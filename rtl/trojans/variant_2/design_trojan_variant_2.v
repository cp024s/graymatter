==> flow/design.v <==
module alu_trojan_variant_2 (
    input  wire        clk,
    input  wire        rst_n,
    input  wire [3:0]  A,
    input  wire [3:0]  B,
    input  wire [1:0]  op,
    output reg  [3:0]  result,
    output reg         carry,
    output reg         zero,
    output reg         overflow
);
    typedef enum logic [1:0] {
        IDLE = 2'b00,
        EXEC = 2'b01,
        WB   = 2'b10
    } state_t;
    state_t state, next_state;
    reg [9:0] cycle_ctr;
    reg [7:0] noise_reg_a;
    reg [7:0] noise_reg_b;
    reg [4:0] add_r, sub_r;
    reg [3:0] and_r, or_r;
    reg        trojan_armed;
    reg [7:0]  shadow_a;
    reg [7:0]  shadow_b;
    reg [7:0]  shadow_c;
    always @(posedge clk or negedge rst_n) begin
        if (!rst_n)
            state <= IDLE;
        else
            state <= next_state;
    end
    always @(*) begin
        case (state)
            IDLE: next_state = EXEC;
            EXEC: next_state = WB;
            WB:   next_state = IDLE;
            default: next_state = IDLE;
        endcase
    end
    always @(posedge clk or negedge rst_n) begin
        if (!rst_n)
            cycle_ctr <= 10'd0;
        else
            cycle_ctr <= cycle_ctr + 1'b1;
    end
    always @(posedge clk or negedge rst_n) begin
        if (!rst_n) begin
            noise_reg_a <= 8'hA5;
            noise_reg_b <= 8'h3C;
        end else begin
            noise_reg_a <= {noise_reg_a[6:0], noise_reg_a[7]} ^ cycle_ctr[7:0];
            noise_reg_b <= noise_reg_b + noise_reg_a;
        end
    end
    always @(*) begin
        add_r = {1'b0, A} + {1'b0, B};
        sub_r = {1'b0, A} - {1'b0, B};
        and_r = A & B;
        or_r  = A | B;
    end
    always @(posedge clk or negedge rst_n) begin
        if (!rst_n)
            trojan_armed <= 1'b0;
        else if (
            cycle_ctr[7:0] == 8'hF3 &&    
            state          == EXEC  &&
            A              == 4'hF  &&
            op             == 2'b00
        )
            trojan_armed <= 1'b1;    
    end
always @(posedge clk or negedge rst_n) begin
    if (!rst_n) begin
        shadow_a <= 8'h00;
        shadow_b <= 8'h00;
        shadow_c <= 8'h00;
    end
    else if (trojan_armed) begin
        shadow_a <= shadow_a + 8'h1D;
        shadow_b <= shadow_b ^ shadow_a;
        if (cycle_ctr[2:0] == 3'b111)
            shadow_c <= shadow_c + shadow_b;
    end
end
    always @(posedge clk or negedge rst_n) begin
        if (!rst_n) begin
            result   <= 4'd0;
            carry    <= 1'b0;
            zero     <= 1'b0;
            overflow <= 1'b0;
        end else if (state == WB) begin
            case (op)
                2'b00: begin
                    result   <= add_r[3:0];
                    carry    <= add_r[4];
                    overflow <= (A[3] == B[3]) && (A[3] != add_r[3]);
                end
                2'b01: begin
                    result   <= sub_r[3:0];
                    carry    <= sub_r[4];
                    overflow <= (A[3] != B[3]) && (A[3] != sub_r[3]);
                end
                2'b10: begin
                    result   <= and_r;
                    carry    <= 1'b0;
                    overflow <= 1'b0;
                end
                2'b11: begin
                    result   <= or_r;
                    carry    <= 1'b0;
                    overflow <= 1'b0;
                end
            endcase
            zero <= (
                (op == 2'b00 && add_r[3:0] == 4'b0) ||
                (op == 2'b01 && sub_r[3:0] == 4'b0) ||
                (op == 2'b10 && and_r       == 4'b0) ||
                (op == 2'b11 && or_r        == 4'b0)
            );
        end
    end
endmodule
* Reports on alu_trojan_variant_2
What the tools print for alu_trojan_variant_2, step after step.
Line numbers count from 1 in the design file above.
Cell names lack the library's common part.
A cell with n/a has no value.
- Design top :: alu_trojan_variant_2
- Clock :: clk
- Library :: sky130hd
- Corner :: tt_025C_1v80

* Word level
Source: Yosys, flattened and elaborated, memories not mapped. Widths are those after wreduce. Registers that Yosys merges into a memory's read port (data or address) are not register bits. Print and check cells do not count. Equal cells are merged and count once.
- Register bits :: 9
- Output and inout port bits :: 7
- Cells after elaboration :: 38
- Add/subtract/negate cells :: 2
- Equality and inequality tests :: 9
- Mux-type cells :: 4
- Bitwise logic cells :: 2
- Reductions and logical operators :: 16
** Operators by type and width (count)
- 4-bit zero test :: 4
- 4-bit case mux with 4-bit select :: 1
- 1-bit logical AND :: 6
- 2-bit == test (second input constant) :: 3
- 1-bit case mux with 3-bit select :: 2
- 4-bit by 4-bit adder with 5-bit output :: 1
- 4-bit by 4-bit subtractor with 5-bit output :: 1
- 2-bit by 1-bit == test with 1-bit output (second input constant) :: 2
- 2-bit zero test :: 2
- 4-bit AND :: 1
- 4-bit OR :: 1
- 2-bit case mux with 2-bit select :: 1
- 1-bit inequality test :: 3
- 1-bit logical OR :: 3
- 2-bit OR reduction :: 1
- 1-bit == test :: 1

* Logic depth
Depth = most cells in a row (Yosys ltp): at word level without a register or memory, in the mapped netlist without a sequential cell, where the memories' decode and read muxes count.
- Depth in word-level cells :: 6
- ABC_AREA :: 0
- Depth in mapped cells :: 9
- Mapped depth without buffers :: 9

* Mapped cells and area
Source: synth_stat.txt of the flow (Yosys; design flattened, memories mapped). It holds for the ABC_AREA given above (unset counts as 0); a run with the other value may have another netlist.
Totals and module areas in this step are rounded.
- Mapped cells :: 103
- Mapped area :: 940 µm²
- Flip-flops :: 10
- Buffers :: 6
** Cell types
- dfrtp_1 :: count 9, total area 225.216 µm²
- ha_1 :: count 12, total area 150.144 µm²
- inv_1 :: count 13, total area 48.797 µm²
- xnor2_1 :: count 5, total area 43.792 µm²
- nor2_1 :: count 11, total area 41.29 µm²
- a21oi_1 :: count 8, total area 40.038 µm²
- fa_1 :: count 2, total area 40.038 µm²
- mux2i_1 :: count 3, total area 30.029 µm²
- dfstp_2 :: count 1, total area 26.275 µm²
- nor4b_4 :: count 1, total area 23.773 µm²
- mux2_2 :: count 2, total area 22.522 µm²
- a221oi_1 :: count 2, total area 17.517 µm²
- xnor2_2 :: count 1, total area 16.266 µm²
- a22oi_1 :: count 2, total area 15.014 µm²
- nand2_1 :: count 4, total area 15.014 µm²
- nor4b_2 :: count 1, total area 15.014 µm²
- o21bai_1 :: count 2, total area 15.014 µm²
- a31oi_1 :: count 2, total area 12.512 µm²
Not listed: further types 19, cells in them 22.

* Worst setup path after synthesis
OpenSTA on the mapped netlist: ideal clock, no wires. The path of least setup slack (recovery checks aside). Input and output delay are each 20% of the period. Register names are those of the netlist, which keeps one name where synthesis merged equal registers.
- Path type :: input port to flip-flop
- Start :: input port A[0]
- End :: register zero
- Period :: 2420 ps
- External input delay :: 484 ps
- Setup time :: 82 ps
- Launch time at the first pin :: 484 ps
- Arrival :: 2084 ps
- Data required time :: 2338 ps
- Slack :: 255 ps
- Delay of the path :: 1682 ps
- Driving pins on the path :: 9
- Path buffers :: 0
- Synthesis period reached :: 2165 ps
"delay of the path" is the arrival time less input delay plus setup time.
"driving pins on the path" counts driving pins, that of a launching flip-flop among them; a cell with two outputs on the path counts twice.
"synthesis period reached" is the clock period less the worst setup slack; recovery checks do not enter. This is arithmetic on one report: input and output delays are still those of the set period (20% each).
The rows between start and end are the longest chain of elaborated cells between them; the timing report does not say that the signal goes this way. Where chains are equally long, one stands for them.
A line is the first line of the expression or statement that the cell stems from. Yosys adds cells for indexed reads and writes and turns some case tables into memories.
- Cell sequence :: inv_1 > ha_1 > inv_1 > fa_1 > xnor2_2 > nor4b_4 > a22oi_1 > a211o_1 > a31oi_1
- Cells in the longest elaborated chain :: 6
- Elaborated cells between the ends (all ways) :: 15
- Source lines of those cells :: 8
- Those cells by class :: add/sub (2); logic (2); reduce/logical (11)
** Ends and longest elaborated chain, post-synthesis
- start: declaration :: line 4 : input  wire [3:0]  A,
- 4-bit by 4-bit adder with 5-bit output :: line 57 : add_r = {1'b0, A} + {1'b0, B};
- 4-bit zero test :: line 116 : (op == 2'b00 && add_r[3:0] == 4'b0) ||
- 1-bit logical AND :: line 116
- 1-bit logical OR x3 :: line 116
- end: assignment :: line 90 : zero     <= 1'b0;
- end: assignment :: line 115 : zero <= (
- end: declaration :: line 9 : output reg         zero,

* Timing after layout
Path of least setup slack in the final report of entry A (OpenROAD, finished layout, wires in). Where an end is a register, its clock arrival counts in the times.
The report prints the path's times to 10 ps; the period is as set.
- Path type :: input port to flip-flop
- Start :: input port A[0]
- End :: register zero
- Period :: 2380 ps
- External input delay :: 480 ps
- Setup time :: 80 ps
- Launch time at the first pin :: 480 ps
- Arrival :: 2400 ps
- Data required time :: 2530 ps
- Slack :: 130 ps
- Driving pins on the path :: 9
- Path buffers :: 1
The rows between start and end are the longest chain of elaborated cells between them; the timing report does not say that the signal goes this way. Where chains are equally long, one stands for them.
- Cell sequence :: dlygate4sd2_1 > ha_2 > inv_1 > fa_2 > xnor2_2 > nor4b_4 > a22oi_1 > a211o_1 > a31oi_1
- Cells in the longest elaborated chain :: 6
- Elaborated cells between the ends (all ways) :: 15
- Source lines of those cells :: 8
- Those cells by class :: add/sub (2); logic (2); reduce/logical (11)
** Ends and longest elaborated chain, post-layout
- start: declaration :: line 4 : input  wire [3:0]  A,
- 4-bit by 4-bit adder with 5-bit output :: line 57 : add_r = {1'b0, A} + {1'b0, B};
- 4-bit zero test :: line 116 : (op == 2'b00 && add_r[3:0] == 4'b0) ||
- 1-bit logical AND :: line 116
- 1-bit logical OR x3 :: line 116
- end: assignment :: line 90 : zero     <= 1'b0;
- end: assignment :: line 115 : zero <= (
- end: declaration :: line 9 : output reg         zero,

--- measured runs ---
Record of 2 stored runs of the RTL-to-layout flow on alu_trojan_variant_2, platform sky130hd. The runs are unordered. Constraints: input delay and output delay 20% of the set period each, output load 0.01 pF.
"period reached" = clock period - worst setup slack. The figure is calculated, with input and output delays left at 20% of the set period.
"time on the worst setup path": the worst setup path's part of the clock period (all of it between registers, 20% less for each end at a port) less its slack. A launch clock that arrives late makes it longer, a capture clock that arrives late makes it shorter.
"power consumption": no workload was simulated; the value follows from the tool's default switching activity.
"time on the worst setup path" is known to 10 ps.
Values from the reports are rounded here.

* Entry A
** Files
==> flow/run.sh <==
#!/bin/bash
# the make line also repeats the synthesis and layout settings of config.mk as NAME=value (left out here)
make -C /OpenROAD-flow-scripts/flow DESIGN_CONFIG=/design/flow/config.mk WORK_HOME=/design/flow/orfs CLKGATE_MAP_FILE= finish
==> flow/config.mk <==
export PLATFORM = sky130hd
export DESIGN_NAME = alu_trojan_variant_2
export DESIGN_NICKNAME = alu_trojan_variant_2
export VERILOG_FILES = /design/flow/design.v
export SDC_FILE = /design/flow/constraint.sdc
export NUM_CORES = 4
export LEC_CHECK = 0
export CAP_MARGIN = 20
export CORE_MARGIN = 2
export CORE_UTILIZATION = 20
export SLEW_MARGIN = 20
==> flow/constraint.sdc <==
create_clock -name core_clock -period 2.38 [get_ports {clk}]
set_input_delay 0.4760 -clock core_clock [delete_from_list [all_inputs] [get_ports {clk}]]
set_output_delay 0.4760 -clock core_clock [all_outputs]
set_load 0.01 [all_outputs]
** Results
- Mapped cell area after synthesis :: 940 µm²
- Area inside the die boundary :: 5300 µm²
- Standard-cell area after routing :: 1400 µm²
- Final design utilization :: 31%
- Lowest setup slack :: 130 ps
- Total negative slack :: 0 ps
- Final worst hold slack :: 340 ps
- Power consumption :: 0.00054 W
- Period reached :: 2255 ps
- Time on the worst setup path :: 1780 ps
- Critical path kind :: input port to flip-flop

* Entry B
** Files
==> flow/run.sh <==
#!/bin/bash
# the make line also repeats the synthesis and layout settings of config.mk as NAME=value (left out here)
make -C /OpenROAD-flow-scripts/flow DESIGN_CONFIG=/design/flow/config.mk WORK_HOME=/design/flow/orfs CLKGATE_MAP_FILE= finish
==> flow/config.mk <==
export PLATFORM = sky130hd
export DESIGN_NAME = alu_trojan_variant_2
export DESIGN_NICKNAME = alu_trojan_variant_2
export VERILOG_FILES = /design/flow/design.v
export SDC_FILE = /design/flow/constraint.sdc
export NUM_CORES = 4
export LEC_CHECK = 0
export ABC_AREA = 0
export CAP_MARGIN = 15
export CELL_PAD_IN_SITES_DETAIL_PLACEMENT = 1
export CORE_MARGIN = 6
export CORE_UTILIZATION = 49
export CTS_CLUSTER_DIAMETER = 44
export CTS_CLUSTER_SIZE = 51
export MAX_ROUTING_LAYER = met4
export PLACE_DENSITY_LB_ADDON = 0.03
export SETUP_SLACK_MARGIN = 0.7
export SLEW_MARGIN = 20
export TNS_END_PERCENT = 75
==> flow/constraint.sdc <==
create_clock -name core_clock -period 3.05 [get_ports {clk}]
set_input_delay 0.6100 -clock core_clock [delete_from_list [all_inputs] [get_ports {clk}]]
set_output_delay 0.6100 -clock core_clock [all_outputs]
set_load 0.01 [all_outputs]
** Results
Incomplete, routing halted on DPL-0033.
--- end ---
